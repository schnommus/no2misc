==> flow/design.v <==
`default_nettype none
module glitch_filter #(
	parameter integer L = 4,
	parameter RST_VAL = 1'b1,
	parameter integer WITH_SYNCHRONIZER = 1,
	parameter integer WITH_SAMP_COND = 0,
	parameter integer WITH_EVT_COND = 0
)(
	input wire  in,
	input wire  samp_cond,	 
	input wire  evt_cond,	 
	output wire val,
	output reg  rise,
	output reg  fall,
	input  wire clk,
	input  wire rst
);
	wire [L-1:0] all_zero;
	wire [L-1:0] all_one;
	wire [L-1:0] all_rst;
	wire samp_cond_i = WITH_SAMP_COND ? samp_cond : 1'b1;
	wire evt_cond_i  = WITH_EVT_COND  ? evt_cond  : 1'b1;
	reg    [1:0] sync;
	reg          state;
	reg  [L-1:0] cnt;
	reg  [L-1:0] cnt_move;
	wire cnt_is_all_zero;
	wire cnt_is_all_one;
	assign all_zero = { L{1'b0} };
	assign all_one  = { L{1'b1} };
	assign all_rst  = { L{RST_VAL} };
	if (WITH_SYNCHRONIZER)
		always @(posedge clk)
			sync <= { sync[0], in };
	else
		always @(*)
			sync = { in, in };
	always @(*)
	begin
		cnt_move = all_zero;
		if (samp_cond_i & sync[1] & ~cnt_is_all_one)
			cnt_move = 1;
		else if (samp_cond_i & ~sync[1] & ~cnt_is_all_zero)
			cnt_move = -1;
	end
	always @(posedge clk)
		if (rst)
			cnt <= all_rst;
		else
			cnt <= cnt + cnt_move;
	assign cnt_is_all_zero = (cnt == all_zero);
	assign cnt_is_all_one  = (cnt == all_one);
	always @(posedge clk)
		if (rst)
			state <= RST_VAL;
		else begin
			if (state & cnt_is_all_zero)
				state <= 1'b0;
			else if (~state & cnt_is_all_one)
				state <= 1'b1;
			else
				state <= state;
		end
	assign val = state;
	always @(posedge clk)
	begin
		if (~evt_cond_i) begin
			rise <= 1'b0;
			fall <= 1'b0;
		end else begin
			rise <= ~state & cnt_is_all_one;
			fall <=  state & cnt_is_all_zero;
		end
	end
endmodule  
`default_nettype none
module stream2wb #(
	parameter integer WB_N = 3,
	parameter integer DL = (32*WB_N)-1,
	parameter integer CL = WB_N-1
)(
	input  wire  [7:0] rx_data,
	input  wire        rx_valid,
	output wire        rx_ready,
	output wire  [7:0] tx_data,
	output wire        tx_last,
	output wire        tx_valid,
	input  wire        tx_ready,
	output reg  [31:0] wb_wdata,
	input  wire [DL:0] wb_rdata,
	output reg  [15:0] wb_addr,
	output reg         wb_we,
	output reg  [CL:0] wb_cyc,
	input  wire [CL:0] wb_ack,
	output reg  [31:0] aux_csr,
	input  wire clk,
	input  wire rst
);
	localparam
		CMD_SYNC        = 4'h0,
		CMD_REG_ACCESS  = 4'h1,
		CMD_DATA_SET    = 4'h2,
		CMD_DATA_GET    = 4'h3,
		CMD_AUX_CSR     = 4'h4;
	reg  [39:0] rx_reg;
	reg  [ 2:0] rx_cnt;
	wire [ 3:0] cmd_code;
	wire [31:0] cmd_data;
	reg         cmd_stb;
	wire        tx_ack;
	reg  [31:0] tx_reg;
	reg  [ 2:0] tx_cnt;
	reg  [31:0] resp_data;
	reg         resp_ld;
	reg  [31:0] wb_rdata_i;
	wire		wb_ack_i;
	always @(posedge clk or posedge rst)
		if (rst)
			rx_cnt <= 3'd0;
		else if (rx_valid)
			rx_cnt <= rx_cnt[2] ? 3'd0 : (rx_cnt + 1);
	always @(posedge clk)
		if (rx_valid)
			rx_reg <= { rx_reg[31:0], rx_data };
	assign rx_ready = 1'b1;
	assign cmd_code = rx_reg[39:36];
	assign cmd_data = rx_reg[31: 0];
	always @(posedge clk)
		cmd_stb <= rx_cnt[2] & rx_valid;
	always @(posedge clk or posedge rst)
		if (rst)
			tx_cnt <= 3'd0;
		else begin
			if (resp_ld)
				tx_cnt <= 3'd4;
			else if (tx_ack)
				tx_cnt <= tx_cnt - 1;
		end
	always @(posedge clk)
		if (resp_ld)
			tx_reg <= resp_data;
		else if (tx_ack)
			tx_reg <= { tx_reg[23:0], 8'h00 };
	assign tx_data  = tx_reg[31:24];
	assign tx_last  = (tx_cnt == 3'd1);
	assign tx_valid = |tx_cnt;
	assign tx_ack   = tx_valid & tx_ready;
	always @(posedge clk)
	begin
		resp_ld   <= 1'b0;
		resp_data <= 40'hxxxxxxxxxx;
		if (cmd_stb) begin
			case (cmd_code)
				CMD_SYNC: begin
					resp_data <= 432'hcafebabe;
					resp_ld   <= 1'b1;
				end
				CMD_REG_ACCESS: begin
					wb_addr  <=  cmd_data[15:0];
					wb_we    <= ~cmd_data[20];
					wb_cyc   <= (1 << cmd_data[19:16]);
				end
				CMD_DATA_SET: begin
					wb_wdata <= cmd_data;
				end
				CMD_DATA_GET: begin
					resp_ld   <= 1'b1;
					resp_data <= wb_wdata;
				end
				CMD_AUX_CSR: begin
				    aux_csr <= cmd_data;
				end
			endcase
		end
		if (wb_ack_i) begin
			wb_cyc <= 0;
			if (~wb_we)
				wb_wdata <= wb_rdata_i;
		end
		if (rst) begin
			wb_cyc   <= 0;
			aux_csr  <= 32'h00000000;
		end
	end
	assign wb_ack_i = |wb_ack;
	always @(*)
	begin : rdata
		integer i;
		wb_rdata_i = 32'h00000000;
		for (i=0; i<WB_N; i=i+1)
			wb_rdata_i = wb_rdata_i | wb_rdata[32*i+:32];
	end
endmodule  
`default_nettype none
module uart2wb #(
	parameter integer WB_N = 3,
	parameter integer UART_DIV = 24,  
	parameter integer DL = (32*WB_N)-1,
	parameter integer CL = WB_N-1
)(
	input  wire        uart_rx,
	output wire        uart_tx,
	output reg  [31:0] wb_wdata,
	input  wire [DL:0] wb_rdata,
	output reg  [15:0] wb_addr,
	output reg         wb_we,
	output reg  [CL:0] wb_cyc,
	input  wire	[CL:0] wb_ack,
	output reg  [31:0] aux_csr,
	input  wire clk,
	input  wire rst
);
	localparam integer DIV_WIDTH = $clog2(UART_DIV - 1);
	localparam [DIV_WIDTH-1:0] DIV_VALUE = UART_DIV - 2;
	wire [7:0] rx_data;
	wire       rx_stb;
	wire [7:0] tx_data;
	wire       tx_ack;
	wire       tx_valid;
	uart_rx #(
		.DIV_WIDTH(DIV_WIDTH),
		.GLITCH_FILTER(0)
	) rx_I (
		.rx   (uart_rx),
		.data (rx_data),
		.stb  (rx_stb),
		.div  (DIV_VALUE),
		.clk  (clk),
		.rst  (rst)
	);
	uart_tx #(
		.DIV_WIDTH(DIV_WIDTH)
	) tx_I (
		.tx    (uart_tx),
		.data  (tx_data),
		.valid (tx_valid),
		.ack   (tx_ack),
		.div   (DIV_VALUE),
		.clk   (clk),
		.rst   (rst)
	);
	stream2wb #(
		.WB_N(WB_N)
	) wb_I (
		.rx_data  (rx_data),
		.rx_valid (rx_stb),
		.rx_ready (),
		.tx_data  (tx_data),
		.tx_last  (),
		.tx_valid (tx_valid),
		.tx_ready (tx_ack),
		.wb_wdata (wb_wdata),
		.wb_rdata (wb_rdata),
		.wb_addr  (wb_addr),
		.wb_we    (wb_we),
		.wb_cyc   (wb_cyc),
		.wb_ack   (wb_ack),
		.aux_csr  (aux_csr),
		.clk      (clk),
		.rst      (rst)
	);
endmodule
`default_nettype none
module uart_rx #(
	parameter integer DIV_WIDTH = 8,
	parameter integer GLITCH_FILTER = 2
)(
	input  wire rx,
	output wire [7:0] data,
	output reg  stb,
	input  wire [DIV_WIDTH-1:0] div,	 
	input  wire clk,
	input  wire rst
);
	wire rx_val;
	wire rx_fall;
	wire go, done, ce;
	reg  active;
	reg [DIV_WIDTH:0] div_cnt;
	reg [4:0] bit_cnt;
	reg [8:0] shift;
	generate
		if (GLITCH_FILTER > 0)
			glitch_filter #(
				.L(GLITCH_FILTER),
				.RST_VAL(1'b1),
				.WITH_SYNCHRONIZER(1)
			) gf_I (
				.in(rx),
				.val(rx_val),
				.rise(),
				.fall(rx_fall),
				.clk(clk),
				.rst(rst)
			);
		else begin
			reg [1:0] rx_sync;
			reg rx_fd;
			always @(posedge clk)
			begin
				rx_sync <= { rx_sync[0], rx };
				rx_fd   <= rx_sync[1] & ~rx_sync[0];
			end
			assign rx_fall = rx_fd;
			assign rx_val  = rx_sync[1];
		end
	endgenerate
	assign go = rx_fall & ~active;
	assign done = ce & bit_cnt[4];
	always @(posedge clk or posedge rst)
		if (rst)
			active <= 1'b0;
		else
			active <= (active & ~done) | go;
	always @(posedge clk)
		if (~active)
			div_cnt <= { 2'b00, div[DIV_WIDTH-1:1] } - 1;
		else if (div_cnt[DIV_WIDTH])
			div_cnt <= { 1'b0, div };
		else
			div_cnt <= div_cnt - 1;
	assign ce = div_cnt[DIV_WIDTH];
	always @(posedge clk)
		if (~active)
			bit_cnt <= 5'h08;
		else if (ce)
			bit_cnt <= bit_cnt - 1;
	always @(posedge clk)
		if (ce)
			shift <= { rx_val, shift[8:1] };
	assign data = shift[7:0];
	always @(posedge clk)
		stb <= ce & bit_cnt[4] & rx_val;
endmodule  
`default_nettype none
module uart_tx #(
	parameter integer DIV_WIDTH = 8
)(
	output wire tx,
	input  wire [7:0] data,
	input  wire valid,
	output reg  ack,
	input  wire [DIV_WIDTH-1:0] div,	 
	input  wire clk,
	input  wire rst
);
	wire go, done, ce;
	reg  active;
	reg [9:0] shift;
	reg [DIV_WIDTH:0] div_cnt;
	reg [4:0] bit_cnt;
	assign go = valid & ~active;
	assign done = ce & bit_cnt[4];
	always @(posedge clk or posedge rst)
		if (rst)
			active <= 1'b0;
		else
			active <= (active & ~done) | go;
	always @(posedge clk)
		if (~active | div_cnt[DIV_WIDTH])
			div_cnt <= { 1'b0, div };
		else
			div_cnt <= div_cnt - 1;
	assign ce = div_cnt[DIV_WIDTH];
	always @(posedge clk)
		if (~active)
			bit_cnt <= 5'h08;
		else if (ce)
			bit_cnt <= bit_cnt - 1;
	always @(posedge clk or posedge rst)
		if (rst)
			shift <= 10'h3ff;
		else if (go)
			shift <= { 1'b1, data, 1'b0 };
		else if (ce)
			shift <= { 1'b1, shift[9:1] };
	always @(posedge clk)
		ack <= go;
	assign tx = shift[0];
endmodule  
Reports on uart2wb
What the tools print for uart2wb, step after step.
Line numbers count from 1 in the design file above.
Library cell names are shortened.
{ "design": {"design": "uart2wb", "clk_port": "clk", "lib": "sky130hd", "corner": "tt_025C_1v80"} }

After elaboration
Counts by Yosys on the flattened word-level netlist (proc, flatten, opt, wreduce; memories kept). Register bits leave out memories and registers merged into their read ports (data or address). Print and check cells are left out. Cells with the same type and inputs are merged into one.
{ "op_classes": {"n_addsub": 6, "equal": 4, "n_shift": 1, "mux": 15, "n_logic": 21, "reduce_logical": 10} }
{ "op_table": {"columns": ["operator", "count"], "rows": [
  ["2-to-1 mux 32 bit", 7],
  ["bitwise OR 32 bit", 2],
  ["parallel mux 32 bit (select 2 bit)", 1],
  ["2-to-1 mux 10 bit", 2],
  ["subtractor 6 x 1 -> 6 bit (second input constant)", 2],
  ["AND 1 bit", 10],
  ["subtractor 5 x 1 -> 5 bit (second input constant)", 2],
  ["2-to-1 mux 3 bit", 3],
  ["== test 4 x 2 -> 1 bit (second input constant)", 2],
  ["inverter 1 bit", 6],
  ["OR reduction 3 bit", 2],
  ["2-to-1 mux 5 bit", 1],
  ["left shift 2 x 4 -> 3 bit (first input constant)", 1],
  ["AND reduction 2 bit", 2],
  ["nonzero test 2 bit", 2],
  ["OR reduction 2 bit", 2],
  ["== test 4 x 1 -> 1 bit (second input constant)", 1],
  ["== test 4 x 3 -> 1 bit (second input constant)", 1],
  ["logical NOT 4 bit", 1],
  ["OR reduction 4 bit", 1],
  ["bitwise OR 1 bit", 3],
  ["adder 3 x 1 -> 3 bit (second input constant)", 1],
  ["subtractor 3 x 1 -> 3 bit (second input constant)", 1],
  ["2-to-1 mux 1 bit", 1]
]} }
{ "bits": {"regBits": 244, "input_bits": 102, "out_inout_bits": 85, "wordCells": 82} }

Logic depth
Longest topological path by Yosys (ltp), each cell counted once; first at word level (registers and memories cut), then after technology mapping (sequential cells cut; the memories' decode and read muxes count).
{ "depth": {"ltp_word": 5, "abc_area": 0, "ltp_mapped": 6, "ltp_nobuf": 5} }

After synthesis
Source: synth_stat.txt of the flow (Yosys; design flattened, memories mapped). It holds for the ABC_AREA given above (unset counts as 0); a run with the other value may have another netlist.
{ "types": {"columns": ["type", "count", "type_area_um2"], "rows": [
  ["edfxtp_1", 94, 2.82E+03],
  ["dfxtp_1", 128, 2.56E+03],
  ["mux2_2", 38, 427.91],
  ["o21ai_0", 64, 320.307],
  ["nand3_1", 63, 315.302],
  ["dfstp_2", 9, 236.477],
  ["dfrtp_1", 8, 200.192],
  ["a31oi_1", 30, 187.68],
  ["or3_1", 30, 187.68],
  ["a21oi_1", 37, 185.178],
  ["nor3_1", 37, 185.178],
  ["nand2b_1", 27, 168.912],
  ["clkbuf_1", 41, 153.898],
  ["and2_1", 24, 150.144],
  ["ha_1", 7, 87.584],
  ["inv_1", 18, 67.565],
  ["xnor2_1", 7, 61.309],
  ["nand2_1", 14, 52.55]
]} }
Other cell types: 30; their cells: 78.
{ "mapped": {"mapped_cells": 754, "area_um2": 8933.6, "sequential_area_um2": 5821.8, "flip_flops": 239, "buffers": 53} }
By module: a second synthesis without flattening, with its own total; a netlist apart from the flattened one above.
{ "hier_totals": {"cells_unflattened": 812, "hier_area_um2": 9425.3} }
Rows give one instance, submodules left out.
{ "modules": {"columns": ["module", "instances", "n_cells", "mod_area_um2", "seq_area_um2"], "rows": [
  ["stream2wb (WB_N=3)", 1, 624, 7335.8, 4724.5],
  ["uart_tx (DIV_WIDTH=5)", 1, 94, 1044.8, 501.7],
  ["uart_rx", 1, 92, 1037.2, 595.6],
  ["uart2wb", 1, 2, 7.5, 0.0]
]} }

Path before layout
Path of least setup slack by OpenSTA after synthesis, without wires, with an ideal clock, recovery checks aside; 20% of the period is set as input and as output delay. Where synthesis merged equal registers, the netlist keeps one of their names.
{ "synth_path": {"path_kind": "register -> register", "startpoint": "register wb_I.rx_reg[38]", "endpoint": "register wb_I.wb_addr[0]", "tclk_ns": 2.25, "setup_ns": 0.390, "t_first_pin_ns": 0.000, "arrival_ns": 1.832, "required_time_ns": 1.860, "slack_ns": 0.028, "delay_ns": 2.222, "stages": 5, "n_path_buf": 2, "period_less_setup_slack_ns": 2.222} }
"delay_ns" is the arrival time less input delay plus setup time.
"stages" counts driving pins, that of a launching flip-flop among them; a cell with two outputs on the path counts twice.
"period_less_setup_slack_ns" = period - worst setup slack (recovery checks aside). The figure is calculated, with input and output delays left at 20% of the set period.
Between the ends stands the longest chain of elaborated cells between them, by number of cells; it is not shown to be the way that was timed. Of several equally long chains one is given.
Each line given opens the expression or statement behind the cell; cells for indexed reads and writes are added by Yosys, which also makes memories of some case tables.
{ "synth_via": {"path_cell_list": "edfxtp_1 > buf_6 > or3b_4 > clkbuf_1 > nor2_1", "elab_chain_cells": 2, "cells_between": 2, "cone_lines": 1, "cone_classes": "eq/ne (1); reduce/logical (1)"} }
{ "synth_rtl": {"columns": ["element", "line_no", "source"], "rows": [
  ["start: declaration", 105, "reg [39:0] rx_reg;"],
  ["start: assignment", 124, "rx_reg <= { rx_reg[31:0], rx_data };"],
  ["== test 4 x 1 -> 1 bit", 153, "case (cmd_code)"],
  ["AND reduction 2 bit", null, null],
  ["end: assignment", 159, "wb_addr <= cmd_data[15:0];"],
  ["end: declaration", 91, "output reg [15:0] wb_addr,"]
]} }

Path in the finished layout
Path of least setup slack in the final report of stored run 1 (OpenROAD, finished layout, wires in). Where an end is a register, its clock arrival counts in the times.
{ "layout_path": {"path_kind": "register -> register", "startpoint": "register wb_I.rx_reg[39]", "endpoint": "register wb_I.wb_addr[13]", "tclk_ns": 1.6, "setup_ns": 0.29, "t_first_pin_ns": 0.51, "arrival_ns": 1.84, "required_time_ns": 1.82, "slack_ns": -0.01, "stages": 5, "n_path_buf": 2} }
Between the ends stands the longest chain of elaborated cells between them, by number of cells; it is not shown to be the way that was timed. Of several equally long chains one is given.
{ "layout_via": {"path_cell_list": "edfxtp_1 > buf_4 > or3b_4 > nor2_4 > buf_12", "elab_chain_cells": 2, "cells_between": 2, "cone_lines": 1, "cone_classes": "eq/ne (1); reduce/logical (1)"} }
{ "layout_rtl": {"columns": ["element", "line_no", "source"], "rows": [
  ["start: declaration", 105, "reg [39:0] rx_reg;"],
  ["start: assignment", 124, "rx_reg <= { rx_reg[31:0], rx_data };"],
  ["== test 4 x 1 -> 1 bit", 153, "case (cmd_code)"],
  ["AND reduction 2 bit", null, null],
  ["end: assignment", 159, "wb_addr <= cmd_data[15:0];"],
  ["end: declaration", 91, "output reg [15:0] wb_addr,"]
]} }

Wiki page: uart2wb / flow data

Design uart2wb on sky130hd. What follows are 2 stored runs of the flow, each under its own settings; their order means nothing. The constraints put input and output delay at 20% of the set period each and load the outputs with 0.01 pF.
"achieved_period_ns": clock period set for the run, less the worst setup slack. It is reckoned from that one timing run; input and output delays stay at 20% of the period that was set.
"worstPathTime_ns": the worst setup path's part of the clock period (all of it between registers, 20% less for each end at a port) less its slack. A launch clock that arrives late makes it longer, a capture clock that arrives late makes it shorter.
By "totalPower_mw" is meant OpenSTA's value without simulated activity: inputs other than the clock are taken to toggle once in ten clock periods, and the tool carries that through the logic.
[
  {
    "run": "stored run 1",
    "settings": { "period_ns": 1.6, "CORE_UTILIZATION": 21, "SETUP_SLACK_MARGIN": 0.02, "TNS_END_PERCENT": 95, "ABC_AREA": 0, "GPL_TIMING_DRIVEN": 1, "GPL_ROUTABILITY_DRIVEN": 0, "CTS_CLUSTER_SIZE": 58, "CAP_MARGIN": 0, "CORE_MARGIN": 2, "SLEW_MARGIN": 20 },
    "results": { "totalPower_mw": 12.941, "finish.utilization_pct": 29.7, "final_setup_tns_ns": -0.177, "worstPathTime_ns": 1.61, "critical_path_kind": "register -> register", "worstSetupSlack_ns": -0.013, "synth_area_um2": 8933.6, "holdWs_ns": 0.254, "die_footprint_um2": 44207.2, "achieved_period_ns": 1.613 }
  },
  {
    "run": "stored run 2",
    "settings": { "period_ns": 3.63, "CORE_UTILIZATION": 42, "SETUP_SLACK_MARGIN": 0.15, "CELL_PAD_IN_SITES_GLOBAL_PLACEMENT": 0, "ABC_AREA": 1, "MAX_ROUTING_LAYER": "met5", "CAP_MARGIN": 20, "CORE_MARGIN": 2, "SLEW_MARGIN": 20 },
    "results": { "totalPower_mw": 5.784, "die_footprint_um2": 22707.5, "final_setup_tns_ns": 0.000, "achieved_period_ns": 2.302, "worstSetupSlack_ns": 1.328, "synth_area_um2": 9037.4, "holdWs_ns": 0.362, "worstPathTime_ns": 1.58, "critical_path_kind": "register -> output", "finish.utilization_pct": 56.6 }
  }
]
